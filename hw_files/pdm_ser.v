==> flow/design.v <==
`timescale 1ns / 1ps
module pdm_ser #(
    parameter C_NR_OF_BITS = 32,
    parameter C_SYS_CLK_FREQ_MHZ = 100,
    parameter C_PDM_FREQ_MHZ = 3
)(
    input wire clk_i,
    input wire rst_i,
    input wire en_i,
    output reg done_o,
    input wire [C_NR_OF_BITS-1:0] data_i,
    output wire pwm_audio_o,
    output reg pwm_audio_t,
    input wire pwm_audio_i
);
reg [6:0] cnt_clk;
reg clk_int, clk_intt;
wire pdm_clk_rising;
reg [C_NR_OF_BITS-1:0] pdm_s_tmp;
reg [4:0] cnt_bits;
always @(posedge clk_i) begin
    if (rst_i) begin
        cnt_bits <= 0;
    end else if (pdm_clk_rising) begin
        if (cnt_bits == (C_NR_OF_BITS-1)) begin
            cnt_bits <= 0;
        end else begin
            cnt_bits <= cnt_bits + 1;
        end
    end
end
always @(posedge clk_i) begin
    if (rst_i) begin
        done_o <= 1'b0;
    end else if (pdm_clk_rising) begin
        if (cnt_bits == (C_NR_OF_BITS-1)) begin
            done_o <= 1'b1;
        end
    end else begin
        done_o <= 1'b0;
    end
end
always @(posedge clk_i) begin
    if (rst_i) begin
        pdm_s_tmp <= 0;
    end else if (pdm_clk_rising) begin
        if (cnt_bits == (C_NR_OF_BITS-2)) begin  
            pdm_s_tmp <= data_i;
        end else begin
            pdm_s_tmp <= {pdm_s_tmp[C_NR_OF_BITS-2:0], 1'b0};
        end
    end
end
assign pwm_audio_o = 1'b0;
always @(*) begin
    if (en_i) begin
        pwm_audio_t = (pdm_s_tmp[C_NR_OF_BITS-1] == 1'b0) ? 1'b0 : 1'b1;
    end else begin
        pwm_audio_t = 1'b0;
    end
end
always @(posedge clk_i) begin
    if (rst_i) begin
        cnt_clk <= 0;
        clk_int <= 1'b0;
        clk_intt <= 1'b0;
    end else if (cnt_clk == ((C_SYS_CLK_FREQ_MHZ/(C_PDM_FREQ_MHZ*2))-1)) begin
        cnt_clk <= 0;
        clk_int <= ~clk_int;
        clk_intt <= clk_int;
    end else begin
        cnt_clk <= cnt_clk + 1;
        clk_intt <= clk_int;
    end
end
assign pdm_clk_rising = (clk_int == 1'b1 && clk_intt == 1'b0) ? 1'b1 : 1'b0;
endmodule
* Reports on pdm_ser
What the tools print for pdm_ser, step after step.
Line numbers count from 1 in the design file above.
Library cell names are shortened.
Not given: -
- Design top :: pdm_ser
- Clock port :: clk_i
- Library :: sky130hd
- Corner :: tt_025C_1v80

* Word-level counts
Source: Yosys, flattened and elaborated, memories not mapped. Widths are those after wreduce. Registers that Yosys merges into a memory's read port (data or address) are not register bits. Print and check cells do not count. Equal cells are merged and count once.
- Bits in registers :: 47
- Bits of input ports :: 36
- Output and inout bits :: 3
- Word-level cells :: 22
- Add/subtract/negate cells :: 2
- Equal/unequal tests :: 3
- Mux-type cells :: 5
- Bitwise logic cells :: 3
- Reductions and logical operators :: 3
** Operator list (number)
- 32-bit 2-to-1 mux :: 1
- 5-bit == test (second input constant) :: 2
- 7-bit by 1-bit adder with 7-bit output (second input constant) :: 1
- 7-bit by 4-bit == test with 1-bit output (second input constant) :: 1
- 5-bit by 1-bit adder with 5-bit output (second input constant) :: 1
- 5-bit 2-to-1 mux :: 1
- 2-bit OR reduction :: 2
- 1-bit NOT :: 3
- 1-bit 2-to-1 mux :: 3
- 1-bit logical AND :: 1

* Longest topological paths
Depth = most cells in a row (Yosys ltp): at word level without a register or memory, in the mapped netlist without a sequential cell, where the memories' decode and read muxes count.
- Depth after elaboration :: 5
- ABC_AREA :: 0
- Mapped depth :: 7

* Synthesis result
Yosys stat after the flow's synthesis: flattened, memories mapped to cells. It holds for the ABC_AREA given above (unset counts as 0); a run with the other value may have another netlist.
Totals and module areas in this step are rounded.
- Mapped cells :: 256
- Synthesis area :: 2200 um^2
- Mapped flip-flops :: 47
** Cell types (number)
- dfxtp_1 :: 47
- nor4_2 :: 29
- nor3_1 :: 63
- nor2_1 :: 38
- ha_1 :: 4
- clkbuf_1 :: 11
- buf_2 :: 8
- buf_6 :: 3
- nand2_1 :: 9
- a21oi_1 :: 6
- or3_1 :: 4
- nand3_1 :: 4
- nor2b_1 :: 3
- xor2_1 :: 2
- buf_4 :: 2
- o21bai_1 :: 2
- or4_1 :: 2
- nor4_1 :: 2
Not listed: further types 15, cells in them 17.

* Timing after synthesis
Path of least setup slack by OpenSTA after synthesis, without wires, with an ideal clock, recovery checks aside; 20% of the period is set as input and as output delay. Where synthesis merged equal registers, the netlist keeps one of their names.
- Path type :: reg2reg
- From :: register cnt_bits[0]
- To :: register cnt_bits[3]
- Clock period :: 1.63 ns
- Time at the first pin :: 0.000 ns
- Data arrival time :: 1.555 ns
- Slack :: 0.000 ns
- Delay of the path :: 1.630 ns
- Stages :: 6
- Buffers on the path :: 0
- Period reached after synthesis :: 1.63 ns
"delay of the path" is the arrival time less input delay plus setup time.
"stages" counts driving pins, that of a launching flip-flop among them; a cell with two outputs on the path counts twice.
"period reached after synthesis" = period - worst setup slack (recovery checks aside). The figure is calculated, with input and output delays left at 20% of the set period.
The rows between start and end are the longest chain of elaborated cells between them; the timing report does not say that the signal goes this way. Where chains are equally long, one stands for them.
Each line given opens the expression or statement behind the cell; cells for indexed reads and writes are added by Yosys, which also makes memories of some case tables.
At most two assigning lines are given for a register; there are more.
- Cell sequence :: dfxtp_1 ha_1 and3_1 ha_1 or4_1 a31oi_1
- Length of the longest elaborated chain :: 2
- Elaborated cells on any way between the ends :: 3
- Those cells by class :: add/sub (1); eq/ne (1); mux (1)
** Ends and longest elaborated chain, after synthesis
- from (decl) :: line 20 : reg [4:0] cnt_bits;
- from (assign) :: line 23 : cnt_bits <= 0;
- from (assign) :: line 28 : cnt_bits <= cnt_bits + 1;
- 5-bit by 1-bit adder with 5-bit output :: line 28
- 5-bit 2-to-1 mux :: line 25 : if (cnt_bits == (C_NR_OF_BITS-1)) begin
- to (assign) :: line 26 : cnt_bits <= 0;
- to (assign) :: line 28
- to (decl) :: line 20

* Path in the finished layout
Path of least setup slack in the final report of stored run 1 (OpenROAD, finished layout, wires in). Where an end is a register, its clock arrival counts in the times.
- Path type :: reg2reg
- From :: register cnt_bits[0]
- To :: register pdm_s_tmp[30]
- Clock period :: 1.37 ns
- Time at the first pin :: 0.29 ns
- Data arrival time :: 1.67 ns
- Slack :: -0.09 ns
- Stages :: 7
- Buffers on the path :: 1
The rows between start and end are the longest chain of elaborated cells between them; the timing report does not say that the signal goes this way. Where chains are equally long, one stands for them.
At most two assigning lines are given for a register; there are more.
- Cell sequence :: dfxtp_4 inv_1 ha_1 and4_4 clkbuf_16 nor3_1 nor4_2
- Length of the longest elaborated chain :: 2
- Elaborated cells on any way between the ends :: 2
- Those cells by class :: eq/ne (1); mux (1)
** Ends and longest elaborated chain, post-layout
- from (decl) :: line 20 : reg [4:0] cnt_bits;
- from (assign) :: line 23 : cnt_bits <= 0;
- from (assign) :: line 28 : cnt_bits <= cnt_bits + 1;
- 5-bit == test :: line 47 : if (cnt_bits == (C_NR_OF_BITS-2)) begin
- 32-bit 2-to-1 mux :: line 47
- to (assign) :: line 48 : pdm_s_tmp <= data_i;
- to (assign) :: line 50 : pdm_s_tmp <= {pdm_s_tmp[C_NR_OF_BITS-2:0], 1'b0};
- to (decl) :: line 19 : reg [C_NR_OF_BITS-1:0] pdm_s_tmp;

FLOW RESULTS
============

Record of 2 stored runs of the RTL-to-layout flow on pdm_ser, platform sky130hd. The runs are unordered. Constraints: input delay and output delay 20% of the set period each, output load 0.01 pF.
"worst setup path time" = time allowed to the worst setup path (clock period - input delay - output delay, where it has them) - its slack; a late launch clock adds to it, a late capture clock takes from it.
"total design power" rests on the timing tool's default activity at the inputs, not on a simulated workload.
Values from the reports are rounded here.

* Stored run 1
** Files
==> flow/run.sh <==
#!/bin/bash
# the make line also repeats the synthesis and layout settings of config.mk as NAME=value (left out here)
make -C /OpenROAD-flow-scripts/flow DESIGN_CONFIG=/design/flow/config.mk WORK_HOME=/design/flow/orfs CLKGATE_MAP_FILE= finish
==> flow/config.mk <==
export PLATFORM = sky130hd
export DESIGN_NAME = pdm_ser
export DESIGN_NICKNAME = pdm_ser
export VERILOG_FILES = /design/flow/design.v
export SDC_FILE = /design/flow/constraint.sdc
export NUM_CORES = 4
export LEC_CHECK = 0
export CAP_MARGIN = 20
export CELL_PAD_IN_SITES_GLOBAL_PLACEMENT = 0
export CORE_MARGIN = 2
export CORE_UTILIZATION = 41
export CTS_CLUSTER_DIAMETER = 396
export CTS_CLUSTER_SIZE = 65
export GPL_ROUTABILITY_DRIVEN = 1
export HOLD_SLACK_MARGIN = 0.01
export MIN_ROUTING_LAYER = met1
export PLACE_DENSITY_LB_ADDON = 0.06
export SETUP_SLACK_MARGIN = -0.09
export SLEW_MARGIN = 15
==> flow/constraint.sdc <==
create_clock -name core_clock -period 1.37 [get_ports {clk_i}]
set_input_delay 0.2740 -clock core_clock [delete_from_list [all_inputs] [get_ports {clk_i}]]
set_output_delay 0.2740 -clock core_clock [all_outputs]
set_load 0.01 [all_outputs]
** Results
- Synthesized cell area :: 2200 um^2
- Smallest setup slack :: -0.089 ns
- Area of the die :: 6100 um^2
- Worst setup path time :: 1.46 ns
- Worst setup path kind :: reg2reg
- Post-layout utilization :: 57 %
- Total design power :: 2.6 mW

* Stored run 2
** Files
==> flow/run.sh <==
#!/bin/bash
# the make line also repeats the synthesis and layout settings of config.mk as NAME=value (left out here)
make -C /OpenROAD-flow-scripts/flow DESIGN_CONFIG=/design/flow/config.mk WORK_HOME=/design/flow/orfs CLKGATE_MAP_FILE= finish
==> flow/config.mk <==
export PLATFORM = sky130hd
export DESIGN_NAME = pdm_ser
export DESIGN_NICKNAME = pdm_ser
export VERILOG_FILES = /design/flow/design.v
export SDC_FILE = /design/flow/constraint.sdc
export NUM_CORES = 4
export LEC_CHECK = 0
export ABC_AREA = 0
export CAP_MARGIN = 20
export CELL_PAD_IN_SITES_DETAIL_PLACEMENT = 2
export CELL_PAD_IN_SITES_GLOBAL_PLACEMENT = 2
export CORE_MARGIN = 2
export CORE_UTILIZATION = 22
export GPL_ROUTABILITY_DRIVEN = 1
export SETUP_SLACK_MARGIN = 0.53
export SLEW_MARGIN = 20
==> flow/constraint.sdc <==
create_clock -name core_clock -period 2.23 [get_ports {clk_i}]
set_input_delay 0.4460 -clock core_clock [delete_from_list [all_inputs] [get_ports {clk_i}]]
set_output_delay 0.4460 -clock core_clock [all_outputs]
set_load 0.01 [all_outputs]
** Results
- Synthesized cell area :: 2200 um^2
- Smallest setup slack :: 0.55 ns
- Area of the die :: 11000 um^2
- Worst setup path time :: 1.68 ns
- Worst setup path kind :: reg2reg
- Post-layout utilization :: 29 %
- Total design power :: 1.5 mW
